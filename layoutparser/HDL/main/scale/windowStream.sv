==> flow/design.v <==
module window_3x3_stream #(
  parameter DATA_WIDTH = 8,
  parameter IMG_WIDTH  = 5,
  parameter IMG_HEIGHT = 5,
  parameter CHANNEL_ID = 1,
  parameter STRIDE = 1
)(
  input  logic clk,
  input  logic rst_n,
  input  logic valid_in,
  input  logic signed [DATA_WIDTH-1:0] pixel_in,
  output logic valid_out,
  output logic signed [2:0][2:0][DATA_WIDTH-1:0] window
);
  logic signed [DATA_WIDTH-1:0] linebuf1 [0:IMG_WIDTH-1];
  logic signed [DATA_WIDTH-1:0] linebuf2 [0:IMG_WIDTH-1];
  logic signed [DATA_WIDTH-1:0] shift_reg0 [0:2];
  logic signed [DATA_WIDTH-1:0] shift_reg1 [0:2];
  logic signed [DATA_WIDTH-1:0] shift_reg2 [0:2];
  logic [$clog2(IMG_WIDTH*IMG_HEIGHT):0] pixel_count;
  logic valid_out_d,compute_valid, window_ready;
  integer col_counter,row_counter;
  assign compute_valid = (valid_in && row_counter >= 0 && col_counter >= 0);
int i,j;
  always_ff @(posedge clk or negedge rst_n) begin
    if(!rst_n)
      valid_out_d <= 0;
    else
      valid_out_d <= compute_valid;
  end
assign window_ready = (pixel_count >= (IMG_WIDTH * 2 + 2));
assign valid_out = valid_in && window_ready && (row_counter >=2 && col_counter >=2) && row_counter < IMG_HEIGHT && col_counter < IMG_WIDTH;
  always_ff @(posedge clk or negedge rst_n) begin
  int i;
    if (!rst_n) begin
      col_counter <= 0;
      row_counter <= 0;
      pixel_count <= 0;
      for (int i = 0; i < 3; i++) begin
        shift_reg0[i] <= '0;
        shift_reg1[i] <= '0;
        shift_reg2[i] <= '0;
      end
      for (int i = 0; i < IMG_WIDTH; i++) begin
        linebuf1[i] <= '0;
        linebuf2[i] <= '0;
      end
    end else if (valid_in && pixel_count < IMG_WIDTH * IMG_HEIGHT) begin
      for (i = 2; i > 0; i = i - 1) begin
        shift_reg0[i] <= shift_reg0[i-1];
        shift_reg1[i] <= shift_reg1[i-1];
        shift_reg2[i] <= shift_reg2[i-1];
      end
      shift_reg0[0] <= pixel_in;
      shift_reg1[0] <= linebuf1[col_counter];
      shift_reg2[0] <= linebuf2[col_counter];
      linebuf2[col_counter] <= linebuf1[col_counter];
      linebuf1[col_counter] <= pixel_in;
      pixel_count <= pixel_count + 1;
      if (col_counter == IMG_WIDTH-1) begin
        col_counter <= 0;
        if (row_counter != IMG_HEIGHT -1)
        row_counter <= row_counter +1;
      end
      else
        col_counter <= col_counter + 1;
    end
  end
  always_comb begin
  int j;
    for (j = 0; j < 3; j++) begin
      window[0][j] = shift_reg2[j];
      window[1][j] = shift_reg1[j];
      window[2][j] = shift_reg0[j];
    end
  end
endmodule
# Reports on window_3x3_stream
# The steps from the RTL of window_3x3_stream to its reports follow in flow order.
# Line numbers count from 1 in the design file above.
# A cell with -- has no value.
# setup
top_module,window_3x3_stream
clock_port,clk
library,sky130hd
corner,tt_025C_1v80

# Elaborated design
# Counts by Yosys on the flattened word-level netlist (proc, flatten, opt, wreduce). Print and check cells are left out. Cells with the same type and inputs are merged into one.
# classes
compare,6
eq_ne,6
n_mux,4
n_reduce_logical,13
addsub,3
# op_table
cell,count
8-bit case mux with 5-bit select,2
32-bit by 2-bit adder with 32-bit output with constant B,2
32-bit by 3-bit >= comparator with 1-bit output with constant B,2
32-bit by 4-bit less-than comparator with 1-bit output with constant B,2
32-bit by 4-bit == test with 1-bit output with constant B,1
32-bit by 4-bit inequality test with 1-bit output with constant B,1
8-bit case mux with 4-bit select,1
32-bit 2-to-1 mux,1
2-bit AND reduction,5
1-bit logical AND,6
3-bit by 2-bit == test with 1-bit output with constant B,2
6-bit by 1-bit adder with 6-bit output with constant B,1
6-bit by 4-bit >= comparator with 1-bit output with constant B,1
6-bit by 5-bit less-than comparator with 1-bit output with constant B,1
3-bit by 1-bit == test with 1-bit output with constant B,1
3-bit == test with constant B,1
3-bit logical NOT,1
3-bit AND reduction,1
# word_totals
input_bits,11
elab_cells,54
reg_bits,222

# Longest topological paths
# Depth = most cells in a row (Yosys ltp): at word level without a register or memory, in the mapped netlist without a sequential cell, where the memories' decode and read muxes count.
# depth
depth_word,5
ABC_AREA,0
depth_mapped,10
mapped_depth_nobuf,7

# Synthesis result
# The flow's flattened synthesis, as Yosys stat reports it; memories are mapped. The netlist is that of the ABC_AREA named above (0 if unset); the other value can give another one.
# mapped
yosys_area_um2,9499.1
stdcells,921
ff_cells,222
# types
type,count,type_area_um2
sky130_fd_sc_hd__dfrtp_1,222,5.56E+03
sky130_fd_sc_hd__nand2_1,257,964.675
sky130_fd_sc_hd__mux2_2,42,472.954
sky130_fd_sc_hd__xnor2_1,33,289.027
sky130_fd_sc_hd__xor2_1,29,253.994
sky130_fd_sc_hd__a22oi_1,32,240.23
sky130_fd_sc_hd__o21ai_0,47,235.226
sky130_fd_sc_hd__clkbuf_1,40,150.144
sky130_fd_sc_hd__nand4_1,23,143.888
sky130_fd_sc_hd__ha_1,11,137.632
sky130_fd_sc_hd__nand3_1,27,135.13
sky130_fd_sc_hd__nor2_1,35,131.376
sky130_fd_sc_hd__nor3_1,25,125.12
sky130_fd_sc_hd__nor4_1,16,100.096
sky130_fd_sc_hd__a41oi_1,8,70.067
sky130_fd_sc_hd__inv_1,15,56.304
sky130_fd_sc_hd__o21ai_1,11,55.053
sky130_fd_sc_hd__and3_1,6,37.536
# Not listed: further types 27, cells in them 42.

# Path before layout
# Source: OpenSTA report_checks on the synthesized netlist (no wires, ideal clock, input and output delay 20% of the period each), path of least setup slack; recovery checks are left aside. Register names are those of the netlist, which keeps one name where synthesis merged equal registers.
# synth_path
kind,register -> register
start,register col_counter[0]
end,register linebuf2[1][6]
path_delay_ns,2.294
clock_period_ns,2.25
setup_slack_ns,-0.044
path_buffers,3
required_time_ns,2.116
driving_pins,9
setup_ns,0.134
arrival_time_ns,2.160
period_less_setup_slack_ns,2.294
# "path_delay_ns" is the arrival time less input delay plus setup time.
# "driving_pins": output pins that drive a net of the path, with the launching flip-flop's if there is one; two outputs of one cell count as two.
# "period_less_setup_slack_ns" = period - worst setup slack (recovery checks aside). The figure is calculated, with input and output delays left at 20% of the set period.
# Between the ends stands the longest chain of elaborated cells between them, by number of cells; it is not shown to be the way that was timed. Of several equally long chains one is given.
# A line is the first line of the expression or statement that the cell stems from. Yosys adds cells for indexed reads and writes and turns some case tables into memories.
# A register here has more assigning lines than the two given.
# Lines with a computed index may be missing from the assigning lines.
# synth_between
path_cell_list,sky130_fd_sc_hd__dfrtp_1 -> sky130_fd_sc_hd__ha_1 -> sky130_fd_sc_hd__ha_1 -> sky130_fd_sc_hd__clkbuf_1 -> sky130_fd_sc_hd__or4_1 -> sky130_fd_sc_hd__clkbuf_1 -> sky130_fd_sc_hd__buf_2 -> sky130_fd_sc_hd__o21ai_1 -> sky130_fd_sc_hd__o21ai_0
elab_chain_cells,2
# synth_rtl
item,line,text
start: declaration,22,"integer col_counter,row_counter;"
start: assignment,36,col_counter <= 0;
start: assignment,66,col_counter <= col_counter + 1;
3-bit == test,57,linebuf2[col_counter] <= linebuf1[col_counter];
8-bit case mux with 4-bit select,57,
end: assignment,46,linebuf2[i] <= '0;
end: declaration,16,logic signed [DATA_WIDTH-1:0] linebuf2 [0:IMG_WIDTH-1];

# Path in the finished layout
# Path of least setup slack in the final report of record 1 (OpenROAD, finished layout, wires in). Where an end is a register, its clock arrival counts in the times.
# layout_path
kind,register -> output
start,register row_counter[0]
end,output valid_out
clock_period_ns,4.45
required_time_ns,3.56
setup_slack_ns,1.38
driving_pins,8
arrival_time_ns,2.18
out_delay_ns,0.89
path_buffers,1
# Between the ends stands the longest chain of elaborated cells between them, by number of cells; it is not shown to be the way that was timed. Of several equally long chains one is given.
# layout_between
path_cell_list,sky130_fd_sc_hd__dfrtp_1 -> sky130_fd_sc_hd__inv_2 -> sky130_fd_sc_hd__ha_2 -> sky130_fd_sc_hd__nand2b_1 -> sky130_fd_sc_hd__o2111ai_1 -> sky130_fd_sc_hd__nor4_2 -> sky130_fd_sc_hd__and3_1 -> sky130_fd_sc_hd__dlygate4sd2_1
elab_chain_cells,5
# layout_rtl
item,line,text
start: declaration,22,"integer col_counter,row_counter;"
start: assignment,37,row_counter <= 0;
start: assignment,63,row_counter <= row_counter +1;
32-bit by 3-bit >= comparator with 1-bit output,32,assign valid_out = valid_in && window_ready && (row_counter >=2 && col_counter >=2) && row_counter < IMG_HEIGH ...
1-bit logical AND x4,32,
end: declaration,12,"output logic valid_out,"

# Top module window_3x3_stream; platform sky130hd; tools Yosys and OpenROAD; 2 stored runs in no particular order. Input and output delays are each 20% of the period that was set; the output load is 0.01 pF.
# "achieved_clock_period_ns" means the clock period less the worst setup slack. The figure is calculated, with input and output delays left at 20% of the set period.
# By "timing.worst_path_ns" is meant the share of the clock period that the worst setup path is allowed (20% is reserved at inputs, 20% at outputs), minus its slack. Clock arrival times at its registers enter into it.
# "fin_power_uw": no workload was simulated; the value follows from the tool's default switching activity.
# A setting shown as n/a is not set for that run.
# Results: n/a = not shown.
name,record 1,record 2
period_ns,4.45,1.52
CORE_UTILIZATION,52,67
SETUP_SLACK_MARGIN,1.29,n/a
PLACE_DENSITY_LB_ADDON,0.26,0.13
CORE_ASPECT_RATIO,0.91,n/a
TNS_END_PERCENT,60,15
GPL_ROUTABILITY_DRIVEN,1,n/a
CTS_CLUSTER_DIAMETER,320,380
CAP_MARGIN,40,20
MIN_ROUTING_LAYER,met1,n/a
CORE_MARGIN,2,2
SLEW_MARGIN,20,25
CELL_PAD_IN_SITES_GLOBAL_PLACEMENT,n/a,3
CELL_PAD_IN_SITES_DETAIL_PLACEMENT,n/a,0
ABC_AREA,n/a,1
post_route_stdcell_area_um2,11711.2,n/a
die_area_um2,19365.9,n/a
post_synth_area_um2,9499.1,n/a
timing.worst_path_ns,2.18,n/a
critical_path_kind,register -> output,n/a
worst_setup_slack_ns,1.382,n/a
achieved_clock_period_ns,3.068,n/a
fin_power_uw,7777,n/a
post_route_util_pct,64.9,n/a
setup_tns_ns,0.000,n/a
# Record 2: not finished: placement ended with error FLW-0024
