==> flow/design.v <==
module lif_neuron_fixedpoint #(
    parameter THRESHOLD = 8'd64,      
    parameter LEAK_FACTOR = 8'd12     
)(
    input  logic clk,
    input  logic rst,
    input  logic input_spike,           
    output logic spike,                 
    output logic [7:0] potential        
);
    logic [15:0] scaled_potential;
    logic [7:0] new_potential;
    always_ff @(posedge clk or posedge rst) begin
        if (rst) begin
            potential <= 0;
            spike <= 0;
        end else begin
            scaled_potential = (potential * LEAK_FACTOR) >> 4;
            new_potential = scaled_potential[7:0] + (input_spike ? 8'd16 : 8'd0);
            if (new_potential >= THRESHOLD) begin
                spike <= 1;
                potential <= 0;   
            end else begin
                spike <= 0;
                potential <= new_potential;
            end
        end
    end
endmodule
# Reports on lif_neuron_fixedpoint
# What the tools print for lif_neuron_fixedpoint, step after step.
# Lines are those of the file above, counted from 1.
# A cell with - has no value.
# setup
top	lif_neuron_fixedpoint
clock	clk
library	sky130hd
lib_corner	tt_025C_1v80

# Word-level counts
# Counts by Yosys on the flattened word-level netlist (proc, flatten, opt, wreduce; memories kept). Register bits leave out memories and registers merged into their read ports (data or address); mux counts leave out enables and synchronous resets folded into registers. Print and check cells are left out. Cells with the same type and inputs are merged into one.
# op_classes
addsub	1
n_mul	1
n_cmp	1
n_mux	3
# ops
op	n
8-bit by 2-bit multiplier with 10-bit output (second input constant)	1
8-bit by 5-bit adder with 8-bit output	1
8-bit by 7-bit >= comparator with 1-bit output (second input constant)	1
8-bit two-way mux	1
5-bit two-way mux	1
1-bit two-way mux	1
# word_totals
reg_bits	9
word_cells	8

# Longest topological paths
# Depth = most cells in a row (Yosys ltp): at word level without a register or memory, in the mapped netlist without a sequential cell, where the memories' decode and read muxes count.
# logic_depth
ltp_word	4
ABC_AREA	0
depth_mapped	12
mapped_depth_nobuf	12

# Netlist
# Source: synth_stat.txt of the flow (Yosys; design flattened, memories mapped). It holds for the ABC_AREA given above (unset counts as 0); a run with the other value may have another netlist.
# by_type
cell_type	n	area_total_um2
sky130_fd_sc_hd__dfrtp_1	9	225.216
sky130_fd_sc_hd__ha_1	10	125.12
sky130_fd_sc_hd__xnor2_1	5	43.792
sky130_fd_sc_hd__xor2_1	3	26.275
sky130_fd_sc_hd__a21oi_1	4	20.019
sky130_fd_sc_hd__fa_1	1	20.019
sky130_fd_sc_hd__nor3_1	4	20.019
sky130_fd_sc_hd__inv_1	5	18.768
sky130_fd_sc_hd__a2111oi_2	1	15.014
sky130_fd_sc_hd__a21o_1	2	15.014
sky130_fd_sc_hd__a221oi_2	1	15.014
sky130_fd_sc_hd__nor3b_1	2	15.014
sky130_fd_sc_hd__a211oi_2	1	12.512
sky130_fd_sc_hd__nand2b_1	2	12.512
sky130_fd_sc_hd__a21boi_2	1	11.261
sky130_fd_sc_hd__a211o_1	1	8.758
sky130_fd_sc_hd__o2111ai_1	1	8.758
sky130_fd_sc_hd__nand2_1	2	7.507
# Other cell types: 11; their cells: 11.
# mapped
cell_count	66
area_um2	686.9
seqArea_um2	225.2
ff_cells	9
buffers	0

# Timing after synthesis
# Source: OpenSTA report_checks on the synthesized netlist (no wires, ideal clock, input and output delay 20% of the period each), path of least setup slack; recovery checks are left aside. Register names are those of the netlist, which keeps one name where synthesis merged equal registers.
# synth_path
path_kind	reg-to-reg
from	reg potential[2]
to	reg spike
period_ps	5000
t_first_pin_ps	0
t_arrival_ps	2707
path_slack_ps	2169
path_delay_ps	2831
path_stages	13
n_path_buf	0
period_less_setup_slack_ps	2831
# "path_delay_ps" = arrival - input delay + setup time.
# "path_stages": output pins that drive a net of the path, with the launching flip-flop's if there is one; two outputs of one cell count as two.
# "period_less_setup_slack_ps" = period - worst setup slack (recovery checks aside). The figure is calculated, with input and output delays left at 20% of the set period.
# Between the ends stands the longest chain of elaborated cells between them, by number of cells; it is not shown to be the way that was timed. Of several equally long chains one is given.
# Each line given opens the expression or statement behind the cell; cells for indexed reads and writes are added by Yosys, which also makes memories of some case tables.
# A register here has more assigning lines than the two given.
# synth_between
path_cell_list	sky130_fd_sc_hd__dfrtp_1 sky130_fd_sc_hd__ha_1 sky130_fd_sc_hd__a21oi_1 sky130_fd_sc_hd__o21ai_1 sky130_fd_sc_hd__a31oi_1 sky130_fd_sc_hd__xnor2_1 sky130_fd_sc_hd__ha_1 sky130_fd_sc_hd__ha_1 sky130_fd_sc_hd__nand3b_1 sky130_fd_sc_hd__xnor2_1 sky130_fd_sc_hd__a2111oi_2 sky130_fd_sc_hd__a211oi_2 sky130_fd_sc_hd__or2_1
elab_chain_len	4
cells_between	4
cone_classes	add/sub: 1; mul: 1; compare: 1; mux: 1
# synth_rtl
element	line_no	rtl
from (decl)	9	output logic [7:0] potential
from (assign)	15	potential <= 0;
from (assign)	25	potential <= new_potential;
8-bit by 2-bit multiplier with 10-bit output	18	scaled_potential = (potential * LEAK_FACTOR) >> 4;
8-bit by 5-bit adder with 8-bit output	19	new_potential = scaled_potential[7:0] + (input_spike ? 8'd16 : 8'd0);
8-bit by 7-bit >= comparator with 1-bit output	20	if (new_potential >= THRESHOLD) begin
1-bit two-way mux	20
to (assign)	16	spike <= 0;
to (assign)	21	spike <= 1;
to (decl)	8	output logic spike,

# Timing after layout
# Path of least setup slack in the final report of run 2 (OpenROAD, finished layout, wires in). Where an end is a register, its clock arrival counts in the times.
# The path's times are printed in steps of 10 ps; the period is the one set.
# layout_path
path_kind	reg-to-reg
from	reg potential[2]
to	reg spike
period_ps	4700
t_first_pin_ps	260
t_arrival_ps	3250
path_slack_ps	1590
path_stages	13
n_path_buf	0
# Between the ends stands the longest chain of elaborated cells between them, by number of cells; it is not shown to be the way that was timed. Of several equally long chains one is given.
# A register here has more assigning lines than the two given.
# layout_between
path_cell_list	sky130_fd_sc_hd__dfrtp_1 sky130_fd_sc_hd__ha_1 sky130_fd_sc_hd__a21oi_1 sky130_fd_sc_hd__o21ai_1 sky130_fd_sc_hd__a31oi_1 sky130_fd_sc_hd__xnor2_1 sky130_fd_sc_hd__ha_1 sky130_fd_sc_hd__ha_1 sky130_fd_sc_hd__nand3b_1 sky130_fd_sc_hd__xnor2_1 sky130_fd_sc_hd__a2111oi_2 sky130_fd_sc_hd__a211oi_2 sky130_fd_sc_hd__or2_1
elab_chain_len	4
cells_between	4
cone_classes	add/sub: 1; mul: 1; compare: 1; mux: 1
# layout_rtl
element	line_no	rtl
from (decl)	9	output logic [7:0] potential
from (assign)	15	potential <= 0;
from (assign)	25	potential <= new_potential;
8-bit by 2-bit multiplier with 10-bit output	18	scaled_potential = (potential * LEAK_FACTOR) >> 4;
8-bit by 5-bit adder with 8-bit output	19	new_potential = scaled_potential[7:0] + (input_spike ? 8'd16 : 8'd0);
8-bit by 7-bit >= comparator with 1-bit output	20	if (new_potential >= THRESHOLD) begin
1-bit two-way mux	20
to (assign)	16	spike <= 0;
to (assign)	21	spike <= 1;
to (decl)	8	output logic spike,

FLOW RESULTS
============

Stored flow runs of lif_neuron_fixedpoint (2 of them; Yosys, OpenROAD, sky130hd). They differ in their settings and are not a sequence. Constraints: input delay and output delay 20% of the set period each, output load 0.01 pF.
"period_reached_ps" is the run's clock period less its worst setup slack. It is reckoned from that one timing run; input and output delays stay at 20% of the period that was set.
"timing.worst_path_ps" means the part of the period allowed to the worst setup path (the constraints hold back 20% at inputs and 20% at outputs) less its slack; where the path has registers, the arrival times of their clocks count too.
By "total_power_w" is meant OpenSTA's value without simulated activity: inputs other than the clock are taken to toggle once in ten clock periods, and the tool carries that through the logic.
"timing.worst_path_ps" is known to 10 ps.

Run 1, flow files:
==> flow/run.sh <==
#!/bin/bash
# the make line also repeats the synthesis and layout settings of config.mk as NAME=value (left out here)
make -C /OpenROAD-flow-scripts/flow DESIGN_CONFIG=/design/flow/config.mk WORK_HOME=/design/flow/orfs CLKGATE_MAP_FILE= finish
==> flow/config.mk <==
export PLATFORM = sky130hd
export DESIGN_NAME = lif_neuron_fixedpoint
export DESIGN_NICKNAME = lif_neuron_fixedpoint
export VERILOG_FILES = /design/flow/design.v
export SDC_FILE = /design/flow/constraint.sdc
export NUM_CORES = 4
export LEC_CHECK = 0
export CAP_MARGIN = 5
export CELL_PAD_IN_SITES_GLOBAL_PLACEMENT = 3
export CORE_MARGIN = 2
export CORE_UTILIZATION = 59
export CTS_CLUSTER_SIZE = 40
export GPL_TIMING_DRIVEN = 0
export MAX_ROUTING_LAYER = met5
export PLACE_DENSITY_LB_ADDON = 0.09
export SLEW_MARGIN = 20
==> flow/constraint.sdc <==
create_clock -name core_clock -period 2.4 [get_ports {clk}]
set_input_delay 0.4800 -clock core_clock [delete_from_list [all_inputs] [get_ports {clk}]]
set_output_delay 0.4800 -clock core_clock [all_outputs]
set_load 0.01 [all_outputs]

Run 1: no final report: placement broke off with FLW-0024

Run 2, flow files:
==> flow/run.sh <==
#!/bin/bash
# the make line also repeats the synthesis and layout settings of config.mk as NAME=value (left out here)
make -C /OpenROAD-flow-scripts/flow DESIGN_CONFIG=/design/flow/config.mk WORK_HOME=/design/flow/orfs CLKGATE_MAP_FILE= finish
==> flow/config.mk <==
export PLATFORM = sky130hd
export DESIGN_NAME = lif_neuron_fixedpoint
export DESIGN_NICKNAME = lif_neuron_fixedpoint
export VERILOG_FILES = /design/flow/design.v
export SDC_FILE = /design/flow/constraint.sdc
export NUM_CORES = 4
export LEC_CHECK = 0
export CAP_MARGIN = 5
export CELL_PAD_IN_SITES_GLOBAL_PLACEMENT = 0
export CORE_MARGIN = 2
export CORE_UTILIZATION = 39
export CTS_CLUSTER_SIZE = 72
export GPL_ROUTABILITY_DRIVEN = 0
export MAX_ROUTING_LAYER = met5
export PLACE_DENSITY_LB_ADDON = 0.17
export SETUP_SLACK_MARGIN = 0.88
export SLEW_MARGIN = 0
export TNS_END_PERCENT = 55
==> flow/constraint.sdc <==
create_clock -name core_clock -period 4.7 [get_ports {clk}]
set_input_delay 0.9400 -clock core_clock [delete_from_list [all_inputs] [get_ports {clk}]]
set_output_delay 0.9400 -clock core_clock [all_outputs]
set_load 0.01 [all_outputs]

==> results of run 2, as CSV <==
result,value
worstSetupSlack_ps,1594
util_frac,0.502
timing.worst_path_ps,3110
worstPathKind,"reg-to-reg"
period_reached_ps,3106
ys_area_um2,686.9
finish.stdcell_area_um2,848.3
fin_hold_ws_ps,750
total_power_w,0.0004233
die_footprint_um2,2112.8
fin_tns_ps,0
