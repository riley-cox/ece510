==> flow/design.v <==
module lif_neuron #(
    parameter int WIDTH = 16,
    parameter int THRESHOLD = 100,
    parameter int LEAK = 1,
    parameter int REFRACTORY = 5
) (
    input  logic clk,
    input  logic rst,
    input  logic [WIDTH-1:0] input_current,
    output logic spike,
    output logic [WIDTH-1:0] debug_potential   
);
    logic [WIDTH-1:0] membrane_potential;
    logic [$clog2(REFRACTORY+1)-1:0] refractory_cnt;
    always_ff @(posedge clk or posedge rst) begin
        if (rst) begin
            membrane_potential <= 0;
            refractory_cnt <= 0;
            spike <= 0;
        end else begin
            if (refractory_cnt > 0) begin
                refractory_cnt <= refractory_cnt - 1;
                spike <= 0;
            end else begin
                if (membrane_potential + input_current >= THRESHOLD) begin
                    spike <= 1;
                    membrane_potential <= 0;
                    refractory_cnt <= REFRACTORY;
                end else begin
                    membrane_potential <= (membrane_potential + input_current > LEAK) ?
                                           (membrane_potential + input_current
                                           - LEAK) : 0;
                                                               spike <= 0;
                                                                               end
                                                                                           end
                                                                                                   end
                                                                                                     end
                                                                                                       endmodule
---- Reports on lif_neuron ----
What the tools print for lif_neuron, step after step.
Line numbers count from 1 in the design file above.
The mark - stands for no value.
set-up
  top module .............................. lif_neuron
  clock port .............................. clk
  library ................................. sky130hd
  library corner .......................... tt_025C_1v80

---- Word-level counts ----
Counts by Yosys on the flattened word-level netlist (proc, flatten, opt, wreduce; memories kept). Register bits leave out memories and registers merged into their read ports (data or address). Print and check cells are left out. Cells with the same type and inputs are merged into one.
word-level totals
  output and inout bits ................... 17
  register bits ........................... 20
  elaborated cells ........................ 16
  input port bits ......................... 18
cells by class
  muxes and demuxes ....................... 6
  reductions and logical operators ........ 1
  $lt $le $gt $ge ......................... 3
  add/sub/neg operators ................... 3
operators by type and width
  operator                                                                       count
  16-bit 2-to-1 mux                                                              2
  16-bit by 16-bit adder with 17-bit output                                      1
  17-bit by 1-bit greater-than comparator with 1-bit output with constant B      1
  17-bit by 7-bit greater-or-equal comparator with 1-bit output with constant B  1
  16-bit by 1-bit subtractor with 16-bit output with constant B                  1
  3-bit 2-to-1 mux                                                               2
  3-bit by 1-bit subtractor with 3-bit output with constant B                    1
  3-bit by 1-bit greater-than comparator with 1-bit output with constant B       1
  2-bit nonzero test                                                             1
  1-bit 2-to-1 mux                                                               2

---- Longest topological paths ----
Depth = most cells in a row (Yosys ltp): at word level without a register or memory, in the mapped netlist without a sequential cell, where the memories' decode and read muxes count.
logic depth
  depth in word-level cells ............... 4
  ABC_AREA ................................ 0
  gate-level depth with buffers ........... 10
  gate-level depth less buffers ........... 10

---- Mapped cells and area ----
Yosys stat after the flow's synthesis: flattened, memories mapped to cells. It holds for the ABC_AREA given above (unset counts as 0); a run with the other value may have another netlist.
cell types
  cell type                   count  total area (µm²)
  sky130_fd_sc_hd__dfrtp_1    20     500.48
  sky130_fd_sc_hd__ha_1       19     237.728
  sky130_fd_sc_hd__buf_4      17     127.622
  sky130_fd_sc_hd__xnor2_1    9      78.826
  sky130_fd_sc_hd__xor2_1     9      78.826
  sky130_fd_sc_hd__inv_1      16     60.058
  sky130_fd_sc_hd__nand2_1    12     45.043
  sky130_fd_sc_hd__o22ai_1    7      43.792
  sky130_fd_sc_hd__nor2b_1    6      37.536
  sky130_fd_sc_hd__o211ai_2   3      37.536
  sky130_fd_sc_hd__buf_6      3      33.782
  sky130_fd_sc_hd__a21o_1     4      30.029
  sky130_fd_sc_hd__a21oi_1    6      30.029
  sky130_fd_sc_hd__a211o_1    3      26.275
  sky130_fd_sc_hd__a221oi_4   1      26.275
  sky130_fd_sc_hd__nor2_1     7      26.275
  sky130_fd_sc_hd__o2bb2ai_1  3      26.275
  sky130_fd_sc_hd__nand4_1    4      25.024
Other cell types: 44; their cells: 60.
mapped netlist
  area of sequential cells ................ 500.5 µm²
  standard cells after synthesis .......... 209
  flip-flops .............................. 20
  buffers ................................. 22
  chip area (Yosys) ....................... 1969.4 µm²

---- Worst setup path after synthesis ----
Path of least setup slack by OpenSTA after synthesis, without wires, with an ideal clock, recovery checks aside; 20% of the period is set as input and as output delay. Where synthesis merged equal registers, the netlist keeps one of their names.
timing path post-synthesis
  path kind ............................... input to register
  start ................................... input input_current[0]
  end ..................................... register refractory_cnt[1]
  launch time at the first pin ............ 0.640 ns
  data required time ...................... 3.075 ns
  arrival ................................. 3.029 ns
  path buffers ............................ 0
  setup slack ............................. 0.046 ns
  clock period ............................ 3.2 ns
  stages on the path ...................... 10
  input delay ............................. 0.640 ns
  library setup time ...................... 0.125 ns
  delay of the path ....................... 2.514 ns
  synthesis period reached ................ 3.154 ns
"delay of the path" = arrival - input delay + setup time.
"stages on the path" counts driving pins, that of a launching flip-flop among them; a cell with two outputs on the path counts twice.
"synthesis period reached" is the clock period less the worst setup slack; recovery checks do not enter. This is arithmetic on one report: input and output delays are still those of the set period (20% each).
Between the ends stands the longest chain of elaborated cells between them, by number of cells; it is not shown to be the way that was timed. Of several equally long chains one is given.
A line is the first line of the expression or statement that the cell stems from. Yosys adds cells for indexed reads and writes and turns some case tables into memories.
At most two assigning lines are given for a register; there are more.
between the ends, post-synthesis
  cell sequence ........................... sky130_fd_sc_hd__ha_1 -> sky130_fd_sc_hd__fa_1 -> sky130_fd_sc_hd__a21o_2 -> sky130_fd_sc_hd__a21oi_1 -> sky130_fd_sc_hd__xor2_1 -> sky130_fd_sc_hd__a21boi_1 -> sky130_fd_sc_hd__o2111ai_1 -> sky130_fd_sc_hd__nor3_2 -> sky130_fd_sc_hd__a41oi_1 -> sky130_fd_sc_hd__mux2_4
  length of the longest elaborated chain .. 4
  elaborated cells between the ends (all ways) .. 5
  those cells by class .................... 1 x add/sub; 1 x compare; 2 x mux; 1 x reduce/logical
ends and longest elaborated chain, post-synthesis
  item                                                           RTL line  text
  start, declared                                                9         input  logic [WIDTH-1:0] input_current,
  16-bit by 16-bit adder with 17-bit output                      25        if (membrane_potential + input_current >= THRESHOLD) begin
  17-bit by 7-bit greater-or-equal comparator with 1-bit output  25
  3-bit 2-to-1 mux                                               25
  3-bit 2-to-1 mux                                               21        if (refractory_cnt > 0) begin
  end, assigned                                                  18        refractory_cnt <= 0;
  end, assigned                                                  22        refractory_cnt <= refractory_cnt - 1;
  end, declared                                                  14        logic [$clog2(REFRACTORY+1)-1:0] refractory_cnt;

---- Timing after layout ----
From the final timing report of run A: the path of least setup slack in the routed layout; clock arrival at registers is part of the times.
timing path after layout
  path kind ............................... input to register
  start ................................... input input_current[10]
  end ..................................... register refractory_cnt[1]
  stages on the path ...................... 10
  setup slack ............................. 0.82 ns
  path buffers ............................ 1
  input delay ............................. 0.84 ns
  launch time at the first pin ............ 0.84 ns
  library setup time ...................... 0.10 ns
  arrival ................................. 3.56 ns
  data required time ...................... 4.38 ns
  clock period ............................ 4.22 ns
Between the ends stands the longest chain of elaborated cells between them, by number of cells; it is not shown to be the way that was timed. Of several equally long chains one is given.
At most two assigning lines are given for a register; there are more.
between the ends, after layout
  cell sequence ........................... sky130_fd_sc_hd__clkdlybuf4s50_1 -> sky130_fd_sc_hd__ha_2 -> sky130_fd_sc_hd__a21o_2 -> sky130_fd_sc_hd__or2_2 -> sky130_fd_sc_hd__a311o_1 -> sky130_fd_sc_hd__nand3_2 -> sky130_fd_sc_hd__o211ai_2 -> sky130_fd_sc_hd__nor4_4 -> sky130_fd_sc_hd__a41oi_2 -> sky130_fd_sc_hd__mux2_4
  length of the longest elaborated chain .. 4
  elaborated cells between the ends (all ways) .. 5
  those cells by class .................... 1 x add/sub; 1 x compare; 2 x mux; 1 x reduce/logical
ends and longest elaborated chain, after layout
  item                                                           RTL line  text
  start, declared                                                9         input  logic [WIDTH-1:0] input_current,
  16-bit by 16-bit adder with 17-bit output                      25        if (membrane_potential + input_current >= THRESHOLD) begin
  17-bit by 7-bit greater-or-equal comparator with 1-bit output  25
  3-bit 2-to-1 mux                                               25
  3-bit 2-to-1 mux                                               21        if (refractory_cnt > 0) begin
  end, assigned                                                  18        refractory_cnt <= 0;
  end, assigned                                                  22        refractory_cnt <= refractory_cnt - 1;
  end, declared                                                  14        logic [$clog2(REFRACTORY+1)-1:0] refractory_cnt;

FLOW RESULTS
============

Measured results for lif_neuron: 2 stored runs of the Yosys and OpenROAD flow on sky130hd. The settings differ; the order carries no meaning. The constraints put input and output delay at 20% of the set period each and load the outputs with 0.01 pF.
"achieved period" = clock period - worst setup slack. The figure is calculated, with input and output delays left at 20% of the set period.
"worst setup path time" is the time allowed to the run's worst setup path (the clock period less input and output delay, where it has them) less its slack. Clock arrival times count: a late capture clock shortens it, a late launch clock lengthens it.
"total power of the final layout" is the tool's figure for a default switching activity; nothing was simulated.

======== run A ========
==> flow/run.sh <==
#!/bin/bash
# the make line also repeats the synthesis and layout settings of config.mk as NAME=value (left out here)
make -C /OpenROAD-flow-scripts/flow DESIGN_CONFIG=/design/flow/config.mk WORK_HOME=/design/flow/orfs CLKGATE_MAP_FILE= finish
==> flow/config.mk <==
export PLATFORM = sky130hd
export DESIGN_NAME = lif_neuron
export DESIGN_NICKNAME = lif_neuron
export VERILOG_FILES = /design/flow/design.v
export SDC_FILE = /design/flow/constraint.sdc
export NUM_CORES = 4
export LEC_CHECK = 0
export CAP_MARGIN = 20
export CELL_PAD_IN_SITES_DETAIL_PLACEMENT = 0
export CELL_PAD_IN_SITES_GLOBAL_PLACEMENT = 3
export CORE_MARGIN = 2
export CORE_UTILIZATION = 19
export CTS_CLUSTER_SIZE = 69
export MAX_ROUTING_LAYER = met5
export MIN_ROUTING_LAYER = met1
export SETUP_SLACK_MARGIN = 0.7
export SLEW_MARGIN = 35
export TNS_END_PERCENT = 15
==> flow/constraint.sdc <==
create_clock -name core_clock -period 4.22 [get_ports {clk}]
set_input_delay 0.8440 -clock core_clock [delete_from_list [all_inputs] [get_ports {clk}]]
set_output_delay 0.8440 -clock core_clock [all_outputs]
set_load 0.01 [all_outputs]

-------- measured, run A --------
  Yosys chip area after synthesis ......... 1969.4 µm²
  die size ................................ 11195.8 µm²
  standard-cell area after layout ......... 2523.7 µm²
  post-layout utilization ................. 24.8 %
  worst setup slack after layout .......... 0.822 ns
  final setup TNS ......................... 0.000 ns
  total power of the final layout ......... 0.5978 mW
  achieved period ......................... 3.398 ns
  worst setup path time ................... 2.55 ns
  worst path kind ......................... input to register

======== run B ========
==> flow/run.sh <==
#!/bin/bash
# the make line also repeats the synthesis and layout settings of config.mk as NAME=value (left out here)
make -C /OpenROAD-flow-scripts/flow DESIGN_CONFIG=/design/flow/config.mk WORK_HOME=/design/flow/orfs CLKGATE_MAP_FILE= finish
==> flow/config.mk <==
export PLATFORM = sky130hd
export DESIGN_NAME = lif_neuron
export DESIGN_NICKNAME = lif_neuron
export VERILOG_FILES = /design/flow/design.v
export SDC_FILE = /design/flow/constraint.sdc
export NUM_CORES = 4
export LEC_CHECK = 0
export CAP_MARGIN = 20
export CORE_MARGIN = 2
export CORE_UTILIZATION = 40
export SLEW_MARGIN = 20
==> flow/constraint.sdc <==
create_clock -name core_clock -period 2.12 [get_ports {clk}]
set_input_delay 0.4240 -clock core_clock [delete_from_list [all_inputs] [get_ports {clk}]]
set_output_delay 0.4240 -clock core_clock [all_outputs]
set_load 0.01 [all_outputs]

-------- measured, run B --------
  Yosys chip area after synthesis ......... 1969.4 µm²
  die size ................................ 5500.4 µm²
  standard-cell area after layout ......... 2822.7 µm²
  post-layout utilization ................. 59.8 %
  worst setup slack after layout .......... -0.865 ns
  final setup TNS ......................... -11.686 ns
  total power of the final layout ......... 1.118 mW
  achieved period ......................... 2.985 ns
  worst setup path time ................... 2.56 ns
  worst path kind ......................... input to register
